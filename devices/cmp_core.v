==> flow/design.v <==
module cmp_core(clk, inSA, inLA, inSB, inLB, outSMIN, outLMIN, outSMAX, outLMAX);
parameter SUM_LEN = 10;
parameter LBL_LEN = 10;
input clk;
input [SUM_LEN-1 : 0] inSA;  
input [LBL_LEN-1 : 0] inLA;
input [SUM_LEN-1 : 0] inSB;  
input [LBL_LEN-1 : 0] inLB;
output [SUM_LEN-1 : 0] outSMIN;  
output [LBL_LEN-1 : 0] outLMIN;
output [SUM_LEN-1 : 0] outSMAX;  
output [LBL_LEN-1 : 0] outLMAX;
reg [SUM_LEN-1 : 0] dXMIN;
assign outSMIN = dXMIN;
reg [LBL_LEN-1 : 0] dLMIN;
assign outLMIN = dLMIN;
reg [SUM_LEN-1 : 0] dXMAX;
assign outSMAX = dXMAX;
reg [LBL_LEN-1 : 0] dLMAX;
assign outLMAX = dLMAX;
always @(posedge clk)
begin
	if (inSA > inSB)
	begin
		dXMAX = inSA;
		dLMAX = inLA;
		dXMIN = inSB;
		dLMIN = inLB;
	end 
	else
	begin
		dXMAX = inSB;
		dLMAX = inLB;
		dXMIN = inSA;
		dLMIN = inLA;
	end
end
endmodule
* Step by step through the tools: cmp_core
Tool output for the design above, in the order of the flow.
Line numbers count from 1 in the design file above.
Cell names lack the library's common part.
A cell with -- has no value.
- Top :: cmp_core
- Clock port :: clk
- Cell library :: sky130hd
- Library corner :: tt_025C_1v80

* Word-level counts
Source: Yosys, flattened and elaborated, memories not mapped. Widths are those after wreduce; folded enables and synchronous resets count as part of the registers. Registers that Yosys merges into a memory's read port (data or address) are not register bits. Print and check cells do not count. Equal cells are merged and count once.
- Bits in registers :: 40
- Latch bits :: 0
- Cells after elaboration :: 9
- Input port bits :: 41
- Output and inout bits :: 40
- ROM bits :: 0
- Bits in writable memories :: 0
- Memories :: 0
- Clocked read ports x word width :: 0
- Div/mod/pow operators :: 0
- Magnitude comparators :: 1
- Multiply operators :: 0
- Multiplexer cells :: 4
- Equality and inequality tests :: 0
- Shifts and indexed selects :: 0
- Bitwise operators :: 0
- Add/subtract/negate cells :: 0
- Reduce/logical cells :: 0
** Operator list (count)
- 10-bit 2-to-1 mux :: 4
- 10-bit greater-than comparator :: 1

* Depth
Longest topological path by Yosys (ltp), each cell counted once; first at word level (registers and memories cut), then after technology mapping (sequential cells cut; the memories' decode and read muxes count).
- Word-level depth :: 2
- ABC_AREA :: 1
- Depth in mapped cells :: 12
- Gate-level depth less buffers :: 11

* After synthesis
Yosys stat after the flow's synthesis: flattened, memories mapped to cells. It holds for the ABC_AREA given above (unset counts as 0); a run with the other value may have another netlist.
The area totals of this step are shown rounded.
** Cell types
- dfxtp_1 :: count 40, area in all 800.768 um^2
- nand2_2 :: count 74, area in all 462.944 um^2
- nand3_1 :: count 40, area in all 200.192 um^2
- ha_1 :: count 10, area in all 125.12 um^2
- buf_12 :: count 4, area in all 80.077 um^2
- nand2_1 :: count 21, area in all 78.826 um^2
- inv_1 :: count 17, area in all 63.811 um^2
- buf_2 :: count 7, area in all 35.034 um^2
- nor2_4 :: count 2, area in all 22.522 um^2
- nand3_2 :: count 2, area in all 20.019 um^2
- nand4_2 :: count 1, area in all 12.512 um^2
- nand2_4 :: count 1, area in all 11.261 um^2
- a21oi_2 :: count 1, area in all 8.758 um^2
- a21oi_1 :: count 1, area in all 5.005 um^2
- clkbuf_1 :: count 1, area in all 3.754 um^2
- Area of sequential cells :: 801 um^2
- Buffer cells :: 12
- Mapped cells :: 222
- Flip-flops :: 40
- Cell area after synthesis :: 1930 um^2

* Path before layout
Path of least setup slack by OpenSTA after synthesis, without wires, with an ideal clock, recovery checks aside; 20% of the period is set as input and as output delay. Where synthesis merged equal registers, the netlist keeps one of their names.
- Path kind :: in2reg
- Start :: input port inSB[5]
- End :: register dLMAX[0]
- Period :: 1.72 ns
- Launch time at the first pin :: 0.344 ns
- Buffers on the path :: 1
- Setup slack :: 0.229 ns
- Input delay :: 0.344 ns
- Arrival :: 1.379 ns
- Setup time :: 0.112 ns
- Data required time :: 1.608 ns
- Driving pins on the path :: 8
- Delay of the path :: 1.147 ns
- Synthesis period reached :: 1.491 ns
"delay of the path" = arrival - input delay + setup time.
"driving pins on the path": output pins that drive a net of the path, with the launching flip-flop's if there is one; two outputs of one cell count as two.
"synthesis period reached" is the clock period less the worst setup slack; recovery checks do not enter. This is arithmetic on one report: input and output delays are still those of the set period (20% each).
The rows between start and end are the longest chain of elaborated cells between them; the timing report does not say that the signal goes this way. Where chains are equally long, one stands for them.
A line is the first line of the expression or statement that the cell stems from. Yosys adds cells for indexed reads and writes and turns some case tables into memories.
- Path through :: inv_1 -> ha_1 -> nand2_2 -> nor2_4 -> nand4_2 -> clkbuf_1 -> nand3_1 -> nand2_2
- Cells in the longest elaborated chain :: 2
- Elaborated cells between the ends (all ways) :: 2
- Source lines of those cells :: 1
- Classes of those cells :: compare (1); mux (1)
** RTL lines, path post-synthesis
- start, declared :: line 7 : input [SUM_LEN-1 : 0] inSB;
- 10-bit greater-than comparator :: line 23 : if (inSA > inSB)
- 10-bit 2-to-1 mux :: line 23
- end, assigned :: line 26 : dLMAX = inLA;
- end, assigned :: line 33 : dLMAX = inLB;
- end, declared :: line 19 : reg [LBL_LEN-1 : 0] dLMAX;

* Path in the finished layout
From the final timing report of run 1: the path of least setup slack in the routed layout; clock arrival at registers is part of the times.
- Path kind :: in2reg
- Start :: input port inSB[9]
- End :: register dLMIN[4]
- Buffers on the path :: 3
- Setup time :: 0.10 ns
- Period :: 1.42 ns
- Setup slack :: 0.04 ns
- Arrival :: 1.57 ns
- Data required time :: 1.62 ns
- Driving pins on the path :: 12
- Launch time at the first pin :: 0.28 ns
- Input delay :: 0.28 ns
The rows between start and end are the longest chain of elaborated cells between them; the timing report does not say that the signal goes this way. Where chains are equally long, one stands for them.
- Path through :: buf_6 -> inv_2 -> ha_4 -> nand2_4 -> nor2_4 -> nand3_2 -> nand3_4 -> buf_6 -> nand2_8 -> buf_12 -> nand2_2 -> nand2_2
- Cells in the longest elaborated chain :: 2
- Elaborated cells between the ends (all ways) :: 2
- Source lines of those cells :: 1
- Classes of those cells :: compare (1); mux (1)
** RTL lines, path post-layout
- start, declared :: line 7 : input [SUM_LEN-1 : 0] inSB;
- 10-bit greater-than comparator :: line 23 : if (inSA > inSB)
- 10-bit 2-to-1 mux :: line 23
- end, assigned :: line 28 : dLMIN = inLB;
- end, assigned :: line 35 : dLMIN = inLA;
- end, declared :: line 15 : reg [LBL_LEN-1 : 0] dLMIN;

==> results <==
Record of 2 stored runs of the RTL-to-layout flow on cmp_core, platform sky130hd. The runs are unordered. Constraints: input delay and output delay 20% of the set period each, output load 0.01 pF.
"total design power": no workload was simulated; the value follows from the tool's default switching activity.
Measured values are rounded.

** Run 1
- Settings :: period_ns=1.42; CORE_UTILIZATION=34; PLACE_DENSITY_LB_ADDON=0.09; CELL_PAD_IN_SITES_GLOBAL_PLACEMENT=0; CELL_PAD_IN_SITES_DETAIL_PLACEMENT=0; ABC_AREA=1; MIN_ROUTING_LAYER=met1; CAP_MARGIN=20; CORE_MARGIN=2; SLEW_MARGIN=20
- Utilization after routing :: 61.4 %
- Lowest setup slack :: 0.042 ns
- Final worst hold slack :: 0.179 ns
- Total design power :: 3.25 mW
- Die size :: 6300 um^2
- Standard-cell area of the final layout :: 3380 um^2
- Netlist area reported by Yosys :: 1930 um^2

** Run 2
- Settings :: period_ns=1.63; CORE_UTILIZATION=71; PLACE_DENSITY=0.8; CORE_ASPECT_RATIO=0.9; TNS_END_PERCENT=20; GPL_TIMING_DRIVEN=0; MAX_ROUTING_LAYER=met5; CAP_MARGIN=20; CORE_MARGIN=2; SLEW_MARGIN=20
- Outcome :: no results, placement failed with GPL-0301
