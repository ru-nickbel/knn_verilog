==> flow/design.v <==
module pos_core (clk, inL, inXPrev, inYPrev, outXSum, outYSum);
parameter LBL_LEN = 10;
parameter CSUM_LEN = 7;
input clk;
input [LBL_LEN-1 : 0] inL;
input [CSUM_LEN-1 : 0] inXPrev;
input [CSUM_LEN-1 : 0] inYPrev;
output [CSUM_LEN-1 : 0] outXSum;
output [CSUM_LEN-1 : 0] outYSum;
reg [CSUM_LEN-1 : 0] xsum;
reg [CSUM_LEN-1 : 0] ysum;
always @(posedge clk) begin
	xsum <= inXPrev + inL[LBL_LEN-1 : LBL_LEN/2];  
	ysum <= inYPrev + inL[LBL_LEN/2-1 : 0];  
end
assign outXSum = xsum;
assign outYSum = ysum;
endmodule
# --- Reports on pos_core ---
# What the tools print for pos_core, step after step.
# Line numbers count from 1 in the design file above.
# Operators carry their Yosys type and port widths (W data, S select, Z words).
# Library cell names are shortened.
setup:
  design: "pos_core"
  clk_port: "clk"
  cell_library: "sky130hd"
  corner: "tt_025C_1v80"

# --- Elaborated design ---
# Source: Yosys, flattened and elaborated, memories not mapped. Widths are those after wreduce; folded enables and synchronous resets count as part of the registers. Registers that Yosys merges into a memory's read port (data or address) are not register bits. Print and check cells do not count. Equal cells are merged and count once.
bits:
  register_bits: 14
  input_bits: 25
  output_inout_bits: 14
  wordCells: 4
op_classes:
  n_addsub: 2
op_table:
  columns: ["operator", "count"]
  rows:
  - ["$add A7 B5 Y7", 2]

# --- Logic depth ---
# Yosys ltp: most cells in a row. Word level: on the elaborated netlist, between registers, memories and ports. Mapped: between sequential cells and ports; inverters and the memories' decode and read muxes count.
logic_depth:
  depth_word: 1
  abc_area: 0
  depth_mapped: 7
  mapped_depth_nobuf: 7

# --- After synthesis ---
# The flow's flattened synthesis, as Yosys stat reports it; memories are mapped. The netlist is that of the ABC_AREA named above (0 if unset); the other value can give another one.
# Totals and module areas in this step are rounded.
types:
  columns: ["type", "count", "type_area_um2"]
  rows:
  - ["dfxtp_1", 14, 280.269]
  - ["ha_1", 10, 125.12]
  - ["xnor2_1", 6, 52.55]
  - ["fa_1", 2, 40.038]
  - ["inv_1", 10, 37.536]
  - ["xor2_1", 4, 35.034]
  - ["a211oi_2", 2, 25.024]
  - ["nand3_1", 4, 20.019]
  - ["o21ai_0", 4, 20.019]
  - ["a21oi_2", 2, 17.517]
  - ["o2111ai_1", 2, 17.517]
  - ["a21o_1", 2, 15.014]
  - ["nand2_1", 4, 15.014]
  - ["a21oi_1", 2, 10.01]
  - ["o21ai_1", 2, 10.01]
  - ["nor2b_2", 1, 8.758]
  - ["nor2b_1", 1, 6.256]
synth_totals:
  cell_count: 72
  mapped_area_um2: 740
  seqArea_um2: 280
  ff_cells: 14
  buffers: 0

# --- Timing after synthesis ---
# OpenSTA on the mapped netlist: ideal clock, no wires. The path of least setup slack (recovery checks aside). Input and output delay are each 20% of the period. Register names are those of the netlist, which keeps one name where synthesis merged equal registers.
synth_path:
  kind: "input -> register"
  startpoint: "input inL[0]"
  endpoint: "register ysum[6]"
  clock_period_ns: 1.84
  in_delay_ns: 0.368
  setup_time_ns: 0.072
  t_first_pin_ns: 0.368
  arrival_ns: 1.440
  required_ns: 1.768
  path_slack_ns: 0.329
  delay_ns: 1.144
  driving_pins: 7
  n_path_buf: 0
  period_less_setup_slack_ns: 1.511
# "delay_ns" = arrival - input delay + setup time.
# "driving_pins": output pins that drive a net of the path, with the launching flip-flop's if there is one; two outputs of one cell count as two.
# "period_less_setup_slack_ns" is the clock period less the worst setup slack; recovery checks do not enter. This is arithmetic on one report: input and output delays are still those of the set period (20% each).
# The rows between start and end are the longest chain of elaborated cells between them; the timing report does not say that the signal goes this way. Where chains are equally long, one stands for them.
# A line is the first line of the expression or statement that the cell stems from. Yosys adds cells for indexed reads and writes and turns some case tables into memories.
synth_between:
  path_cell_list: "ha_1 > inv_1 > fa_1 > nor2b_1 > o2111ai_1 > nand3_1 > xor2_1"
  elab_chain_cells: 1
  cells_between: 1
  cone_lines: 1
  cone_classes: "1 x add/sub"
synth_rtl:
  columns: ["element", "line", "text"]
  rows:
  - ["start: declaration", 5, "input [LBL_LEN-1 : 0] inL;"]
  - ["$add A7 B5 Y7", 14, "ysum <= inYPrev + inL[LBL_LEN/2-1 : 0];"]
  - ["end: assignment", 14, null]
  - ["end: declaration", 11, "reg [CSUM_LEN-1 : 0] ysum;"]

# --- Path in the finished layout ---
# Path of least setup slack in the final report of entry A (OpenROAD, finished layout, wires in). Where an end is a register, its clock arrival counts in the times.
layout_path:
  kind: "input -> register"
  startpoint: "input inL[2]"
  endpoint: "register ysum[6]"
  clock_period_ns: 1.51
  in_delay_ns: 0.30
  setup_time_ns: 0.10
  t_first_pin_ns: 0.30
  arrival_ns: 1.65
  required_ns: 1.70
  path_slack_ns: 0.05
  driving_pins: 6
  n_path_buf: 1
# The rows between start and end are the longest chain of elaborated cells between them; the timing report does not say that the signal goes this way. Where chains are equally long, one stands for them.
layout_between:
  path_cell_list: "clkdlybuf4s50_1 > ha_4 > nor2b_2 > o2111ai_1 > nand3_1 > xor2_1"
  elab_chain_cells: 1
  cells_between: 1
  cone_lines: 1
  cone_classes: "1 x add/sub"
layout_rtl:
  columns: ["element", "line", "text"]
  rows:
  - ["start: declaration", 5, "input [LBL_LEN-1 : 0] inL;"]
  - ["$add A7 B5 Y7", 14, "ysum <= inYPrev + inL[LBL_LEN/2-1 : 0];"]
  - ["end: assignment", 14, null]
  - ["end: declaration", 11, "reg [CSUM_LEN-1 : 0] ysum;"]

## Implementation results

Flow measurements of pos_core on sky130hd: 2 stored runs with different settings, listed in no order. Input and output delays are each 20% of the period that was set; the output load is 0.01 pF.
By "achieved_clock_period_ns" is meant the clock period of the run minus its worst setup slack. This is arithmetic on one report: input and output delays are still those of the set period (20% each).
"critical_path_time_ns": the worst setup path's part of the clock period (all of it between registers, 20% less for each end at a port) less its slack. A launch clock that arrives late makes it longer, a capture clock that arrives late makes it shorter.
"design_power_w" is the tool's figure for a default switching activity; nothing was simulated.
The results are shown rounded.

--- entry A ---
==> flow/run.sh <==
#!/bin/bash
# the make line also repeats the synthesis and layout settings of config.mk as NAME=value (left out here)
make -C /OpenROAD-flow-scripts/flow DESIGN_CONFIG=/design/flow/config.mk WORK_HOME=/design/flow/orfs CLKGATE_MAP_FILE= finish
==> flow/config.mk <==
export PLATFORM = sky130hd
export DESIGN_NAME = pos_core
export DESIGN_NICKNAME = pos_core
export VERILOG_FILES = /design/flow/design.v
export SDC_FILE = /design/flow/constraint.sdc
export NUM_CORES = 4
export LEC_CHECK = 0
export CAP_MARGIN = 20
export CORE_MARGIN = 2
export CORE_UTILIZATION = 48
export SLEW_MARGIN = 20
==> flow/constraint.sdc <==
create_clock -name core_clock -period 1.51 [get_ports {clk}]
set_input_delay 0.3020 -clock core_clock [delete_from_list [all_inputs] [get_ports {clk}]]
set_output_delay 0.3020 -clock core_clock [all_outputs]
set_load 0.01 [all_outputs]

==> results, as YAML <==
results:
  ys_area_um2: 740
  design_die_area_um2: 1900
  final_stdcell_area_um2: 1300
  post_route_util_frac: 0.88
  setup_worst_slack_ns: 0.048
  setup_tns_ns: 0.000
  hold_ws_ns: 0.37
  design_power_w: 0.0012
  achieved_clock_period_ns: 1.462
  critical_path_time_ns: 1.16
  critical_path_type: "input -> register"

--- entry B ---
==> flow/run.sh <==
#!/bin/bash
# the make line also repeats the synthesis and layout settings of config.mk as NAME=value (left out here)
make -C /OpenROAD-flow-scripts/flow DESIGN_CONFIG=/design/flow/config.mk WORK_HOME=/design/flow/orfs CLKGATE_MAP_FILE= finish
==> flow/config.mk <==
export PLATFORM = sky130hd
export DESIGN_NAME = pos_core
export DESIGN_NICKNAME = pos_core
export VERILOG_FILES = /design/flow/design.v
export SDC_FILE = /design/flow/constraint.sdc
export NUM_CORES = 4
export LEC_CHECK = 0
export ABC_AREA = 1
export CAP_MARGIN = 20
export CELL_PAD_IN_SITES_DETAIL_PLACEMENT = 2
export CORE_ASPECT_RATIO = 1.75
export CORE_MARGIN = 2
export CORE_UTILIZATION = 66
export CTS_CLUSTER_DIAMETER = 111
export MAX_ROUTING_LAYER = met5
export PLACE_DENSITY_LB_ADDON = 0.02
export SETUP_SLACK_MARGIN = 0.2
export SLEW_MARGIN = 35
==> flow/constraint.sdc <==
create_clock -name core_clock -period 1.45 [get_ports {clk}]
set_input_delay 0.2900 -clock core_clock [delete_from_list [all_inputs] [get_ports {clk}]]
set_output_delay 0.2900 -clock core_clock [all_outputs]
set_load 0.01 [all_outputs]

==> results, as YAML <==
outcome: "no results, floorplanning failed with PDN-0185"
