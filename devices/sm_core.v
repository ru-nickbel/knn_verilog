==> flow/design.v <==
module sm_core (inV, inS, outV, outS, clk, dclk);
parameter SUM_LEN = 10;
parameter WORD_LEN = 6;
input clk;
input  [WORD_LEN-1 : 0] inV;  
input  [SUM_LEN-1 : 0] inS;	 
output [WORD_LEN-1 : 0] outV;  
output [SUM_LEN-1 : 0] outS;  
reg  [WORD_LEN-1 : 0] stor;  
reg  [SUM_LEN-1 : 0] rgS;  
wire [WORD_LEN : 0] absstor;  
assign absstor = (stor > inV)?(stor - inV):(inV - stor); 
always @(posedge clk) begin
	rgS <= absstor + inS;
end
assign outV = inV; 
assign outS = rgS;
input dclk;  
always @(posedge clk) begin
	if (dclk == 1)
		stor <= inV;  
end
endmodule
Tool chain data of sm_core
The steps from the RTL of sm_core to its reports follow in flow order.
Line numbers count from 1 in the design file above.
Not given: n/a
Inputs
  design top: sm_core
  clock: clk
  cell library: sky130hd
  corner: tt_025C_1v80

Elaborated design
Source: Yosys, flattened and elaborated, memories not mapped. Widths are those after wreduce; folded enables and synchronous resets count as part of the registers. Registers that Yosys merges into a memory's read port (data or address) are not register bits. Print and check cells do not count. Equal cells are merged and count once.
Storage and ports
  register bits after elaboration: 16
  bits of input ports: 18
  output and inout bits: 16
  word-level cells: 7
Operators by class
  add/sub/neg operators: 3
  $lt $le $gt $ge: 1
  mux-type cells: 1
Operators by type and width (number)
  6-bit by 6-bit subtractor with 7-bit output: 2
  7-bit by 10-bit adder with 10-bit output: 1
  7-bit 2-to-1 mux: 1
  6-bit greater-than comparator: 1

Longest topological paths
Yosys ltp: most cells in a row. Word level: on the elaborated netlist, between registers, memories and ports. Mapped: between sequential cells and ports; inverters and the memories' decode and read muxes count.
Logic depth
  word-level depth: 3
  ABC_AREA: 0
  depth in mapped cells: 15
  gate-level depth less buffers: 15

After synthesis
Yosys stat after the flow's synthesis: flattened, memories mapped to cells. It holds for the ABC_AREA given above (unset counts as 0); a run with the other value may have another netlist.
Cell types
  sky130_fd_sc_hd__ha_1: number 19, area in all 237.728 um^2
  sky130_fd_sc_hd__dfxtp_1: number 10, area in all 200.192 um^2
  sky130_fd_sc_hd__edfxtp_1: number 6, area in all 180.173 um^2
  sky130_fd_sc_hd__inv_1: number 19, area in all 71.318 um^2
  sky130_fd_sc_hd__xnor2_1: number 7, area in all 61.309 um^2
  sky130_fd_sc_hd__fa_1: number 3, area in all 60.058 um^2
  sky130_fd_sc_hd__nor2_1: number 14, area in all 52.55 um^2
  sky130_fd_sc_hd__a21oi_1: number 10, area in all 50.048 um^2
  sky130_fd_sc_hd__a21o_1: number 6, area in all 45.043 um^2
  sky130_fd_sc_hd__buf_4: number 6, area in all 45.043 um^2
  sky130_fd_sc_hd__nor2b_1: number 5, area in all 31.28 um^2
  sky130_fd_sc_hd__mux2i_1: number 3, area in all 30.029 um^2
  sky130_fd_sc_hd__o21ai_1: number 5, area in all 25.024 um^2
  sky130_fd_sc_hd__a211oi_1: number 3, area in all 22.522 um^2
  sky130_fd_sc_hd__nand2_1: number 5, area in all 18.768 um^2
  sky130_fd_sc_hd__xor2_1: number 2, area in all 17.517 um^2
  sky130_fd_sc_hd__a21oi_4: number 1, area in all 16.266 um^2
  sky130_fd_sc_hd__o21a_1: number 2, area in all 15.014 um^2
Other cell types: 16; their cells: 18.
Mapped netlist
  mapped cells: 144
  chip area (Yosys): 1303.8 um^2
  area of sequential cells: 380.4 um^2
  mapped flip-flops: 16
  buffers: 7

Timing after synthesis
Path of least setup slack by OpenSTA after synthesis, without wires, with an ideal clock, recovery checks aside; 20% of the period is set as input and as output delay. Where synthesis merged equal registers, the netlist keeps one of their names.
Timing post-synthesis
  kind: input port to flip-flop
  start: in inV[2]
  end: reg rgS[8]
  clock period: 3790 ps
  external input delay: 758 ps
  library setup time: 122 ps
  time at the first pin: 758 ps
  data arrival time: 3138 ps
  required time: 3668 ps
  path slack: 530 ps
  delay of the path: 2502 ps
  driving pins on the path: 14
  buffers on the path: 1
  period reached after synthesis: 3260 ps
"delay of the path" = arrival - input delay + setup time.
"driving pins on the path": output pins that drive a net of the path, with the launching flip-flop's if there is one; two outputs of one cell count as two.
"period reached after synthesis" = period - worst setup slack (recovery checks aside). The figure is calculated, with input and output delays left at 20% of the set period.
Between the ends stands the longest chain of elaborated cells between them, by number of cells; it is not shown to be the way that was timed. Of several equally long chains one is given.
Each line given opens the expression or statement behind the cell; cells for indexed reads and writes are added by Yosys, which also makes memories of some case tables.
On the way, post-synthesis
  path through: sky130_fd_sc_hd__inv_1 -> sky130_fd_sc_hd__ha_1 -> sky130_fd_sc_hd__buf_2 -> sky130_fd_sc_hd__nor2_1 -> sky130_fd_sc_hd__a211o_1 -> sky130_fd_sc_hd__a21oi_4 -> sky130_fd_sc_hd__nor2_1 -> sky130_fd_sc_hd__a21o_1 -> sky130_fd_sc_hd__fa_1 -> sky130_fd_sc_hd__nor2b_1 -> sky130_fd_sc_hd__o21ai_1 -> sky130_fd_sc_hd__a21oi_1 -> sky130_fd_sc_hd__nor4_1 -> sky130_fd_sc_hd__a311o_1
  length of the longest elaborated chain: 3
  elaborated cells on any way between the ends: 5
  RTL lines with such cells: 2
  those cells by class: add/sub: 3; compare: 1; mux: 1
RTL lines, path post-synthesis
  start: declaration: RTL line 5  | input  [WORD_LEN-1 : 0] inV;
  6-bit greater-than comparator: RTL line 12  | assign absstor = (stor > inV)?(stor - inV):(inV - stor);
  7-bit 2-to-1 mux: RTL line 12
  7-bit by 10-bit adder with 10-bit output: RTL line 14  | rgS <= absstor + inS;
  end: assignment: RTL line 14
  end: declaration: RTL line 10  | reg  [SUM_LEN-1 : 0] rgS;

Timing after layout
From the final timing report of record 1: the path of least setup slack in the routed layout; clock arrival at registers is part of the times.
The report prints the path's times to 10 ps; the period is as set.
Timing post-layout
  kind: flip-flop to flip-flop
  start: reg stor[2]
  end: reg rgS[8]
  clock period: 2470 ps
  library setup time: 120 ps
  time at the first pin: 250 ps
  data arrival time: 3080 ps
  required time: 2600 ps
  path slack: -470 ps
  driving pins on the path: 14
  buffers on the path: 1
Between the ends stands the longest chain of elaborated cells between them, by number of cells; it is not shown to be the way that was timed. Of several equally long chains one is given.
On the way, post-layout
  path through: sky130_fd_sc_hd__edfxtp_1 -> sky130_fd_sc_hd__ha_4 -> sky130_fd_sc_hd__buf_6 -> sky130_fd_sc_hd__nor2_2 -> sky130_fd_sc_hd__a211o_1 -> sky130_fd_sc_hd__a21oi_4 -> sky130_fd_sc_hd__mux2i_2 -> sky130_fd_sc_hd__xnor2_1 -> sky130_fd_sc_hd__ha_1 -> sky130_fd_sc_hd__nor2b_4 -> sky130_fd_sc_hd__o21ai_2 -> sky130_fd_sc_hd__a21oi_2 -> sky130_fd_sc_hd__nor4_2 -> sky130_fd_sc_hd__a311o_1
  length of the longest elaborated chain: 3
  elaborated cells on any way between the ends: 5
  RTL lines with such cells: 2
  those cells by class: add/sub: 3; compare: 1; mux: 1
RTL lines, path post-layout
  start: declaration: RTL line 9  | reg  [WORD_LEN-1 : 0] stor;
  start: assignment: RTL line 21  | stor <= inV;
  6-bit greater-than comparator: RTL line 12  | assign absstor = (stor > inV)?(stor - inV):(inV - stor);
  7-bit 2-to-1 mux: RTL line 12
  7-bit by 10-bit adder with 10-bit output: RTL line 14  | rgS <= absstor + inS;
  end: assignment: RTL line 14
  end: declaration: RTL line 10  | reg  [SUM_LEN-1 : 0] rgS;

Add stored flow runs of sm_core

Settings and measured results of 2 stored flow runs for module sm_core (sky130hd), not sorted in any way. The constraints put input and output delay at 20% of the set period each and load the outputs with 0.01 pF.
"clock period reached" = clock period - worst setup slack. The figure is calculated, with input and output delays left at 20% of the set period.
"overall power" is the tool's figure for a default switching activity; nothing was simulated.

==> record 1: settings <==
{ "period_ns": 2.47, "CORE_UTILIZATION": 19, "SETUP_SLACK_MARGIN": 0.14, "PLACE_DENSITY_LB_ADDON": 0.28, "HOLD_SLACK_MARGIN": -0.06, "CORE_ASPECT_RATIO": 0.5, "GPL_TIMING_DRIVEN": 0, "CTS_CLUSTER_SIZE": 29, "CAP_MARGIN": 30, "CORE_MARGIN": 2, "SLEW_MARGIN": 20 }
==> record 1: results <==
area of the synthesized netlist: 1303.8 um^2
die outline area: 7581.0 um^2
standard-cell area after layout: 2162.1 um^2
setup slack of the worst path: -474 ps
overall power: 1597 uW
clock period reached: 2944 ps

==> record 2: settings <==
{ "period_ns": 3.08, "CORE_UTILIZATION": 64, "SETUP_SLACK_MARGIN": 0.05, "PLACE_DENSITY": 0.86, "HOLD_SLACK_MARGIN": 0.28, "CORE_ASPECT_RATIO": 1.95, "CELL_PAD_IN_SITES_GLOBAL_PLACEMENT": 2, "CELL_PAD_IN_SITES_DETAIL_PLACEMENT": 0, "GPL_TIMING_DRIVEN": 1, "GPL_ROUTABILITY_DRIVEN": 0, "CTS_CLUSTER_DIAMETER": 31, "MIN_ROUTING_LAYER": "met2", "MAX_ROUTING_LAYER": "met5", "CAP_MARGIN": 20, "CORE_MARGIN": 2, "SLEW_MARGIN": 20 }
==> record 2: results <==
stopped before the end: placement reported GPL-0301
